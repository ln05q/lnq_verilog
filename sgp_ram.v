==> flow/design.v <==
module sgp_ram (
    input clk,
    input cs,
    input wr_e,
    input oe,
    input [6:0] addr,
    inout [7:0] data
);
  reg [7:0] register[127:0];
  reg data_out;
  assign data = (oe && !wr_e) ? data_out : 8'bzzzzzzzz;
  always @(posedge clk) begin
    if (cs) begin
      if (wr_e) register[addr] <= data;
      else if (!wr_e) data_out <= register[addr];
    end
  end
endmodule
* Reports on sgp_ram
The steps from the RTL of sgp_ram to its reports follow in flow order.
Lines are those of the file above, counted from 1.
Operators carry their Yosys type and port widths (W data, S select, Z words).
Library cell names are shortened.
Not given: -
- Top :: sgp_ram
- Clock port :: clk
- Standard-cell library :: sky130hd
- Timing corner :: tt_025C_1v80

* Word level
Yosys after proc, flatten, opt, wreduce and memory -nomap, before mapping. Enables and synchronous resets that opt folds into registers are not counted as muxes. Memory bits, and registers merged into a memory's read port (data or address), are not among the register bits. Print and check cells are not counted. Equal cells are merged and count once.
Yosys's memory passes give these memory sizes; they may raise the number of words (mostly to a power of two), join words into wider ones and drop unused or constant bits.
- Mux-type cells :: 7
- Bitwise operators :: 1
- Reductions and logical operators :: 3
** Operators with widths (number)
- $mux W8 :: 3
- $mux W7 :: 2
- $reduce_and A2 Y1 :: 1
- $mux W1 :: 2
- $logic_and A1 B1 Y1 :: 1
- $not A1 Y1 :: 1
- $logic_not A1 Y1 :: 1
- Register bits :: 0
- RAM bits :: 1024
- Clocked read ports x word width :: 8
- Memory cells :: 1
- Input bits :: 11
- Output and inout port bits :: 8
- Word-level cells :: 12
** Memory list
- register :: words 128, width 8, rd ports 1, write ports 1, RTL line 9 : reg [7:0] register[127:0];

* Logic depth
Depth = most cells in a row (Yosys ltp): at word level without a register or memory, in the mapped netlist without a sequential cell, where the memories' decode and read muxes count.
- Word-level depth :: 5
- ABC_AREA :: 1
- Gate-level depth with buffers :: 13

* Synthesis result
The flow's flattened synthesis, as Yosys stat reports it; memories are mapped. The netlist is that of the ABC_AREA named above (0 if unset); the other value can give another one.
Totals and module areas in this step are rounded.
- Cells in the netlist :: 745
- Chip area (Yosys) :: 6370 um2
- Sequential area :: 3870 um2
- Flip-flops :: 129
- Buffer cells :: 34
** Cells by type (number)
- edfxtp_1 :: 129
- nand2_1 :: 279
- nor2_1 :: 167
- inv_1 :: 84
- nand3_1 :: 34
- buf_4 :: 13
- buf_2 :: 17
- buf_6 :: 3
- nor2_4 :: 2
- nor2_8 :: 1
- or2_0 :: 2
- or2_2 :: 2
- inv_2 :: 3
- nor3_1 :: 2
- o21ai_1 :: 2
- inv_4 :: 1
- nand2_2 :: 1
- nand4_1 :: 1
Not listed: further types 2, cells in them 2.

* Timing after synthesis
Path of least setup slack by OpenSTA after synthesis, without wires, with an ideal clock, recovery checks aside; 20% of the period is set as input and as output delay. Where synthesis merged equal registers, the netlist keeps one of their names.
- Path type :: reg-to-output
- From :: register (name not given)
- To :: output data[0]
- Clock period :: 3400 ps
- Output delay :: 680 ps
- Launch time at the first pin :: 0 ps
- Arrival :: 1824 ps
- Slack :: 896 ps
- Path delay :: 1824 ps
- Stages :: 1
- Buffers on the path :: 0
- Synthesis period reached :: 2504 ps
"path delay" = arrival - input delay + setup time.
At an output port there is no setup time.
"stages": output pins that drive a net of the path, with the launching flip-flop's if there is one; two outputs of one cell count as two.
"synthesis period reached" is the clock period less the worst setup slack; recovery checks do not enter. This is arithmetic on one report: input and output delays are still those of the set period (20% each).
- Cell sequence :: edfxtp_1
** Ends and longest elaborated chain, after synthesis
- end, declared :: RTL line 7 : inout [7:0] data
No chain of elaborated cells between the ends is given.

* Path in the finished layout
Path of least setup slack in the final report of entry A (OpenROAD, finished layout, wires in). Where an end is a register, its clock arrival counts in the times.
The path's times are printed in steps of 10 ps; the period is the one set.
- Path type :: input-to-reg
- From :: input addr[2]
- To :: memory register[44][0]
- Clock period :: 2750 ps
- Input delay :: 550 ps
- Launch time at the first pin :: 550 ps
- Arrival :: 2510 ps
- Slack :: 470 ps
- Stages :: 8
- Buffers on the path :: 2
The rows between start and end are the longest chain of elaborated cells between them; the timing report does not say that the signal goes this way. Where chains are equally long, one stands for them.
Each line given opens the expression or statement behind the cell; cells for indexed reads and writes are added by Yosys, which also makes memories of some case tables.
- Cell sequence :: clkdlybuf4s50_1 -> inv_2 -> nor2_4 -> inv_1 -> nor2_1 -> nand2_1 -> buf_2 -> nor2_1
- Length of the longest elaborated chain :: 2
** Ends and longest elaborated chain, after layout
- start, declared :: RTL line 6 : input [6:0] addr,
- $mux W7 :: RTL line 14 : if (wr_e) register[addr] <= data;
- $mux W7 :: RTL line 13 : if (cs) begin
- end, declared :: RTL line 9 : reg [7:0] register[127:0];

Top module sgp_ram; platform sky130hd; tools Yosys and OpenROAD; 2 stored runs in no particular order. Input and output delays are each 20% of the period that was set; the output load is 0.01 pF.
"clock period reached" = clock period - worst setup slack. The figure is calculated, with input and output delays left at 20% of the set period.
"worst setup path time" = time allowed to the worst setup path (clock period - input delay - output delay, where it has them) - its slack; a late launch clock adds to it, a late capture clock takes from it.
"total power after layout": no workload was simulated; the value follows from the tool's default switching activity.
"worst setup path time" is given in steps of 10 ps.
The results are shown rounded.

* Entry A
** Files
==> flow/run.sh <==
#!/bin/bash
# the make line also repeats the synthesis and layout settings of config.mk as NAME=value (left out here)
make -C /OpenROAD-flow-scripts/flow DESIGN_CONFIG=/design/flow/config.mk WORK_HOME=/design/flow/orfs CLKGATE_MAP_FILE= finish
==> flow/config.mk <==
export PLATFORM = sky130hd
export DESIGN_NAME = sgp_ram
export DESIGN_NICKNAME = sgp_ram
export VERILOG_FILES = /design/flow/design.v
export SDC_FILE = /design/flow/constraint.sdc
export NUM_CORES = 4
export LEC_CHECK = 0
export ABC_AREA = 1
export CAP_MARGIN = 15
export CELL_PAD_IN_SITES_GLOBAL_PLACEMENT = 0
export CORE_MARGIN = 2
export CORE_UTILIZATION = 64
export CTS_CLUSTER_DIAMETER = 53
export GPL_ROUTABILITY_DRIVEN = 0
export GPL_TIMING_DRIVEN = 0
export MAX_ROUTING_LAYER = met4
export SETUP_SLACK_MARGIN = -0.12
export SLEW_MARGIN = 20
==> flow/constraint.sdc <==
create_clock -name core_clock -period 2.75 [get_ports {clk}]
set_input_delay 0.5500 -clock core_clock [delete_from_list [all_inputs] [get_ports {clk}]]
set_output_delay 0.5500 -clock core_clock [all_outputs]
set_load 0.01 [all_outputs]
** Results
- Clock period reached :: 2,281 ps
- Total negative slack on setup checks :: 0 ps
- Setup slack of the critical path :: 469 ps
- Area inside the die boundary :: 10,800 um2
- Total power after layout :: 4.85 mW
- Worst setup path time :: 1,730 ps
- Class of the worst setup path :: input-to-reg
- Post-synthesis cell area :: 6,370 um2
- Final utilization :: 75.6 %
- Standard-cell area of the final layout :: 7,360 um2
- Worst hold slack in the final report :: 119 ps

* Entry B
** Files
==> flow/run.sh <==
#!/bin/bash
# the make line also repeats the synthesis and layout settings of config.mk as NAME=value (left out here)
make -C /OpenROAD-flow-scripts/flow DESIGN_CONFIG=/design/flow/config.mk WORK_HOME=/design/flow/orfs CLKGATE_MAP_FILE= finish
==> flow/config.mk <==
export PLATFORM = sky130hd
export DESIGN_NAME = sgp_ram
export DESIGN_NICKNAME = sgp_ram
export VERILOG_FILES = /design/flow/design.v
export SDC_FILE = /design/flow/constraint.sdc
export NUM_CORES = 4
export LEC_CHECK = 0
export CAP_MARGIN = 0
export CELL_PAD_IN_SITES_DETAIL_PLACEMENT = 2
export CORE_MARGIN = 2
export CORE_UTILIZATION = 28
export GPL_TIMING_DRIVEN = 1
export MAX_ROUTING_LAYER = met5
export PLACE_DENSITY_LB_ADDON = 0.14
export SETUP_SLACK_MARGIN = 0.07
export SLEW_MARGIN = 20
==> flow/constraint.sdc <==
create_clock -name core_clock -period 1.76 [get_ports {clk}]
set_input_delay 0.3520 -clock core_clock [delete_from_list [all_inputs] [get_ports {clk}]]
set_output_delay 0.3520 -clock core_clock [all_outputs]
set_load 0.01 [all_outputs]
** Results
- Clock period reached :: 1,754 ps
- Total negative slack on setup checks :: 0 ps
- Setup slack of the critical path :: 6 ps
- Area inside the die boundary :: 22,200 um2
- Total power after layout :: 7.38 mW
- Worst setup path time :: 1,400 ps
- Class of the worst setup path :: input-to-reg
- Post-synthesis cell area :: 5,880 um2
- Final utilization :: 36.1 %
- Standard-cell area of the final layout :: 7,510 um2
- Worst hold slack in the final report :: 28 ps
